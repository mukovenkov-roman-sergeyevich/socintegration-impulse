==> flow/design.v <==
module formula #(
    parameter int N = 8   
) (
    input logic clk,
    input logic rstn,
    input logic i_valid,
    input logic signed [N-1 : 0] a,
    input logic signed [N-1 : 0] b,
    input logic signed [N-1 : 0] c,
    input logic signed [N-1 : 0] d,
    output logic o_valid,
    output logic signed [N-1 : 0] q
);
    localparam int N_SUB1 =     N + 1;   
    localparam int N_MUL1 =     N + 2;   
    localparam int N_ADD1 =     N + 2;   
    localparam int N_MUL2 = 2 * N + 3;   
    localparam int N_MUL3 =     N + 2;   
    localparam int N_SUB2 = 2 * N + 4;   
    localparam int N_DIV  = 2 * N + 3;   
    localparam signed [N-1:0] MAX_VAL =  (1 << (N - 1)) - 1;
    localparam signed [N-1:0] MIN_VAL = -(1 << (N - 1));
    logic valid2;
    logic valid3;
    logic valid4;
    logic valid5;
    logic valid6;
    logic signed [N_SUB1-1:0] w_sub1;
    logic signed [N_MUL1-1:0] w_mul1;
    logic signed [N_MUL3-1:0] w_mul3;
    assign w_sub1 = a - b;
    assign w_mul1 = 3 * c;
    assign w_mul3 = 4 * d;
    logic signed [N_MUL1-1:0] r_mul1;
    logic signed [N_SUB1-1:0] r1_sub1;
    logic signed [N_MUL3-1:0] r1_mul3;
    always_ff @(posedge clk) begin
        if (!rstn) begin
            r1_sub1 <= '0;
            r_mul1  <= '0;
            r1_mul3 <= '0;
            valid2  <= '0;
        end else begin
            r1_sub1 <= w_sub1;
            r_mul1  <= w_mul1;
            r1_mul3 <= w_mul3;
            valid2  <= i_valid;
        end
    end
    logic signed [N_ADD1-1:0] w_add1;
    assign w_add1 = r_mul1 + N_ADD1'(1);
    logic signed [N_ADD1-1:0] r_add1;
    logic signed [N_SUB1-1:0] r2_sub1;
    logic signed [N_MUL3-1:0] r2_mul3;
    always_ff @(posedge clk) begin
        if (!rstn) begin
            r2_sub1 <= '0;
            r_add1  <= '0;
            r2_mul3 <= '0;
            valid3  <= '0;
        end else begin
            r2_sub1 <= r1_sub1;
            r_add1  <= w_add1;
            r2_mul3 <= r1_mul3;
            valid3  <= valid2;
        end
    end
    logic signed [N_MUL2-1:0]  w_mul2;
    assign w_mul2 = r2_sub1 * r_add1;
    logic signed [N_MUL2-1:0] r_mul2;
    logic signed [N_MUL3-1:0] r3_mul3;
    always_ff @(posedge clk) begin
        if (!rstn) begin
            r_mul2  <= '0;
            r3_mul3 <= '0;
            valid4  <= '0;
        end else begin
            r_mul2  <= w_mul2;
            r3_mul3 <= r2_mul3;
            valid4  <= valid3;
        end
    end
    logic signed [N_SUB2-1:0] w_sub2;
    assign w_sub2 = {{N_SUB2-N_MUL2{r_mul2[N_MUL2-1]}}, r_mul2} -
                    {{N_SUB2-N_MUL3{r3_mul3[N_MUL3-1]}}, r3_mul3};
    logic signed [N_SUB2-1:0] r_sub2;
    always_ff @(posedge clk) begin
        if (!rstn) begin
            r_sub2 <= '0;
            valid5 <= '0;
        end else begin
            r_sub2 <= w_sub2;
            valid5 <= valid4;
        end
    end
    logic signed [N_DIV-1:0] w_div;
    assign w_div = r_sub2 >>> 1;
	 logic signed [N_DIV-1:0] r_div;
    always_ff @(posedge clk) begin
        if (!rstn) begin
            r_div  <= '0;
            valid6 <= '0;
        end else begin
            r_div  <= w_div;
            valid6 <= valid5;
        end
    end
    logic signed [N-1:0] saturated_q;
    always_comb begin
        if (r_div > MAX_VAL) begin
            saturated_q = MAX_VAL;
        end else if (r_div < MIN_VAL) begin
            saturated_q = MIN_VAL;
        end else begin
            saturated_q = r_div[N-1:0];
        end
    end
    assign q = saturated_q;
    assign o_valid = valid6;
endmodule
== Reports on formula ==
The steps from the RTL of formula to its reports follow in flow order.
Line numbers count from 1 in the design file above.
Operators: Yosys type, input widths -> output width; for muxes data width and select width s.
The mark n/a stands for no value.

* Design top: formula
* Clock: clk
* Cell library: sky130hd
* Library corner: tt_025C_1v80

== Word level ==
Source: Yosys, flattened and elaborated, memories not mapped. Widths are those after wreduce; folded enables and synchronous resets count as part of the registers. Registers that Yosys merges into a memory's read port (data or address) are not register bits. Print and check cells do not count. Equal cells are merged and count once.

* Register bits: 125
* Bits in latches: 0
* Bits in writable memories: 0
* Memory bits (read-only): 0
* Clocked read ports x word width: 0
* Memories: 0
* Input port bits: 35
* Output and inout bits: 9
* Word-level cells: 24

* $add $sub $neg: 3
* Multipliers: 2
* Divide/modulo/power cells: 0
* $lt $le $gt $ge: 2
* Eq/ne operators: 0
* Shifts and indexed selects: 0
* Multiplexer cells: 2
* Bitwise gates (word level): 0
* Reductions and logical operators: 0

{| class="wikitable"
|+ Operators with widths
! operator !! number
|-
| $mul 9x10->19 || 1
|-
| $mul 3x8->10 const A || 1
|-
| $sub 19x10->20 || 1
|-
| $gt 19x8->1 const B || 1
|-
| $lt 19x8->1 const B || 1
|-
| $mux 8 || 2
|-
| $add 10x2->10 const B || 1
|-
| $sub 8x8->9 || 1
|}

== Logic depth ==
Depth = most cells in a row (Yosys ltp): at word level without a register or memory, in the mapped netlist without a sequential cell, where the memories' decode and read muxes count.

* Depth after elaboration: 3
* ABC_AREA: 1
* Mapped depth: 22
* Mapped depth without buffers: 21

== Synthesis result ==
Source: synth_stat.txt of the flow (Yosys; design flattened, memories mapped). It holds for the ABC_AREA given above (unset counts as 0); a run with the other value may have another netlist.
The area totals of this step are shown rounded.

{| class="wikitable"
|+ Cells by type
! type !! number !! area in all (sq um)
|-
| sky130_fd_sc_hd__dfxtp_1 || 123 || 2.46E+03
|-
| sky130_fd_sc_hd__fa_1 || 80 || 1.6E+03
|-
| sky130_fd_sc_hd__nand2_1 || 313 || 1.17E+03
|-
| sky130_fd_sc_hd__ha_1 || 79 || 988.448
|-
| sky130_fd_sc_hd__inv_1 || 244 || 915.878
|-
| sky130_fd_sc_hd__a21oi_1 || 64 || 320.307
|-
| sky130_fd_sc_hd__nor2_1 || 79 || 296.534
|-
| sky130_fd_sc_hd__nand3_1 || 32 || 160.154
|-
| sky130_fd_sc_hd__o21ai_0 || 30 || 150.144
|-
| sky130_fd_sc_hd__clkbuf_1 || 26 || 97.594
|-
| sky130_fd_sc_hd__nor3_1 || 11 || 55.053
|-
| sky130_fd_sc_hd__nand4_1 || 8 || 50.048
|-
| sky130_fd_sc_hd__a21o_1 || 4 || 30.029
|-
| sky130_fd_sc_hd__xnor2_1 || 3 || 26.275
|-
| sky130_fd_sc_hd__nor2_4 || 2 || 22.522
|-
| sky130_fd_sc_hd__a21oi_2 || 2 || 17.517
|-
| sky130_fd_sc_hd__nand3b_1 || 2 || 15.014
|-
| sky130_fd_sc_hd__o21bai_1 || 2 || 15.014
|}

Other cell types: 16; their cells: 22.

* Standard cells after synthesis: 1126
* Mapped area: 8550 sq um
* Sequential part of the area: 2460 sq um
* Mapped flip-flops: 123
* Buffers: 32

== Worst setup path after synthesis ==
Path of least setup slack by OpenSTA after synthesis, without wires, with an ideal clock, recovery checks aside; 20% of the period is set as input and as output delay. Where synthesis merged equal registers, the netlist keeps one of their names.

* Kind: flip-flop to flip-flop
* Start: reg r2_sub1[8]
* End: reg r_mul2[18]
* Clock period: 5.0 ns
* Library setup time: 0.115 ns
* Launch time at the first pin: 0.000 ns
* Arrival: 4.397 ns
* Required time: 4.885 ns
* Setup slack: 0.488 ns
* Delay of the path: 4.512 ns
* Driving pins on the path: 19
* Buffers on the path: 0
* Period reached after synthesis: 4.512 ns

"delay of the path" = arrival - input delay + setup time.
"driving pins on the path" counts driving pins, that of a launching flip-flop among them; a cell with two outputs on the path counts twice.
"period reached after synthesis" is the clock period less the worst setup slack; recovery checks do not enter. This is arithmetic on one report: input and output delays are still those of the set period (20% each).
The rows between start and end are the longest chain of elaborated cells between them; the timing report does not say that the signal goes this way. Where chains are equally long, one stands for them.
A line is the first line of the expression or statement that the cell stems from. Yosys adds cells for indexed reads and writes and turns some case tables into memories.

* Path through: sky130_fd_sc_hd__dfxtp_1 -> sky130_fd_sc_hd__clkinv_1 -> sky130_fd_sc_hd__or2_2 -> sky130_fd_sc_hd__fa_1 -> sky130_fd_sc_hd__fa_1 -> sky130_fd_sc_hd__inv_1 -> sky130_fd_sc_hd__fa_1 -> sky130_fd_sc_hd__fa_1 -> sky130_fd_sc_hd__fa_1 -> sky130_fd_sc_hd__ha_1 -> sky130_fd_sc_hd__nand2_1 -> sky130_fd_sc_hd__nor2_1 -> sky130_fd_sc_hd__nand2_1 -> sky130_fd_sc_hd__nand3_1 -> sky130_fd_sc_hd__nand2_1 -> sky130_fd_sc_hd__nand2_1 -> sky130_fd_sc_hd__nand3_1 -> sky130_fd_sc_hd__nand2_1 -> sky130_fd_sc_hd__nor2_1
* Length of the longest elaborated chain: 1
* Elaborated cells between the ends (all ways): 1
* RTL lines with such cells: 1
* Classes of those cells: 1 x mul

{| class="wikitable"
|+ Ends and longest elaborated chain, after synthesis
! what !! line !! text
|-
| start, declared || 53 || <nowiki>logic signed [N_SUB1-1:0] r2_sub1;</nowiki>
|-
| start, assigned || 57 || <nowiki>r2_sub1 <= '0;</nowiki>
|-
| start, assigned || 62 || <nowiki>r2_sub1 <= r1_sub1;</nowiki>
|-
| $mul 9x10->19 || 69 || <nowiki>assign w_mul2 = r2_sub1 * r_add1;</nowiki>
|-
| end, assigned || 74 || <nowiki>r_mul2  <= '0;</nowiki>
|-
| end, assigned || 78 || <nowiki>r_mul2  <= w_mul2;</nowiki>
|-
| end, declared || 70 || <nowiki>logic signed [N_MUL2-1:0] r_mul2;</nowiki>
|}

== Worst path after layout ==
Path of least setup slack in the final report of flow run 1 (OpenROAD, finished layout, wires in). Where an end is a register, its clock arrival counts in the times.

* Kind: flip-flop to flip-flop
* Start: reg r2_sub1[8]
* End: reg r_mul2[18]
* Clock period: 6.34 ns
* Library setup time: 0.10 ns
* Launch time at the first pin: 0.42 ns
* Arrival: 4.94 ns
* Required time: 6.66 ns
* Setup slack: 1.72 ns
* Driving pins on the path: 19
* Buffers on the path: 0

The rows between start and end are the longest chain of elaborated cells between them; the timing report does not say that the signal goes this way. Where chains are equally long, one stands for them.

* Path through: sky130_fd_sc_hd__dfxtp_2 -> sky130_fd_sc_hd__clkinvlp_4 -> sky130_fd_sc_hd__or2_2 -> sky130_fd_sc_hd__fa_1 -> sky130_fd_sc_hd__fa_1 -> sky130_fd_sc_hd__inv_1 -> sky130_fd_sc_hd__fa_1 -> sky130_fd_sc_hd__fa_1 -> sky130_fd_sc_hd__fa_1 -> sky130_fd_sc_hd__ha_2 -> sky130_fd_sc_hd__nand2_1 -> sky130_fd_sc_hd__nor2_1 -> sky130_fd_sc_hd__nand2_1 -> sky130_fd_sc_hd__nand3_1 -> sky130_fd_sc_hd__nand2_1 -> sky130_fd_sc_hd__nand2_1 -> sky130_fd_sc_hd__nand3_1 -> sky130_fd_sc_hd__nand2_1 -> sky130_fd_sc_hd__nor2_1
* Length of the longest elaborated chain: 1
* Elaborated cells between the ends (all ways): 1
* RTL lines with such cells: 1
* Classes of those cells: 1 x mul

{| class="wikitable"
|+ Ends and longest elaborated chain, after layout
! what !! line !! text
|-
| start, declared || 53 || <nowiki>logic signed [N_SUB1-1:0] r2_sub1;</nowiki>
|-
| start, assigned || 57 || <nowiki>r2_sub1 <= '0;</nowiki>
|-
| start, assigned || 62 || <nowiki>r2_sub1 <= r1_sub1;</nowiki>
|-
| $mul 9x10->19 || 69 || <nowiki>assign w_mul2 = r2_sub1 * r_add1;</nowiki>
|-
| end, assigned || 74 || <nowiki>r_mul2  <= '0;</nowiki>
|-
| end, assigned || 78 || <nowiki>r_mul2  <= w_mul2;</nowiki>
|-
| end, declared || 70 || <nowiki>logic signed [N_MUL2-1:0] r_mul2;</nowiki>
|}

Memo
Re: implementation data of formula

Below are 2 stored runs of the flow (Yosys, OpenROAD; platform sky130hd) on formula, each with its settings and what was measured, unordered. Constraints: input delay and output delay 20% of the set period each, output load 0.01 pF.
"time on the worst setup path": the worst setup path's part of the clock period (all of it between registers, 20% less for each end at a port) less its slack. A launch clock that arrives late makes it longer, a capture clock that arrives late makes it shorter.
"total design power" is the tool's figure for a default switching activity; nothing was simulated.
Results are given in rounded form.

=== Flow run 1 ===
{| class="wikitable"
! Setting !! Value
|-
| period_ns || 6.34
|-
| CORE_UTILIZATION || 52
|-
| SETUP_SLACK_MARGIN || 1.41
|-
| HOLD_SLACK_MARGIN || 0.12
|-
| CORE_ASPECT_RATIO || 1.12
|-
| CELL_PAD_IN_SITES_GLOBAL_PLACEMENT || 1
|-
| ABC_AREA || 1
|-
| GPL_TIMING_DRIVEN || 1
|-
| CAP_MARGIN || 10
|-
| CORE_MARGIN || 2
|-
| SLEW_MARGIN || 20
|-
! Result !! Value
|-
| Post-synthesis cell area || 8550 sq um
|-
| Area of the die || 17500 sq um
|-
| Area of the standard cells in the finished layout || 9740 sq um
|-
| Utilization in the final report || 0.606
|-
| Lowest setup slack || 1.72 ns
|-
| Smallest hold slack || 0.409 ns
|-
| Total design power || 2.54 mW
|-
| Time on the worst setup path || 4.62 ns
|-
| Worst path kind || flip-flop to flip-flop
|}

=== Flow run 2 ===
{| class="wikitable"
! Setting !! Value
|-
| period_ns || 3.33
|-
| CORE_UTILIZATION || 21
|-
| SETUP_SLACK_MARGIN || 0.78
|-
| PLACE_DENSITY || 0.39
|-
| CELL_PAD_IN_SITES_DETAIL_PLACEMENT || 2
|-
| ABC_AREA || 1
|-
| CTS_CLUSTER_SIZE || 60
|-
| MAX_ROUTING_LAYER || met5
|-
| CAP_MARGIN || 20
|-
| CORE_MARGIN || 2
|-
| SLEW_MARGIN || 20
|-
! Result !! Value
|-
| Post-synthesis cell area || 8550 sq um
|-
| Area of the die || 42300 sq um
|-
| Area of the standard cells in the finished layout || 11400 sq um
|-
| Utilization in the final report || 0.286
|-
| Lowest setup slack || -0.937 ns
|-
| Smallest hold slack || 0.412 ns
|-
| Total design power || 5.33 mW
|-
| Time on the worst setup path || 4.27 ns
|-
| Worst path kind || flip-flop to flip-flop
|}
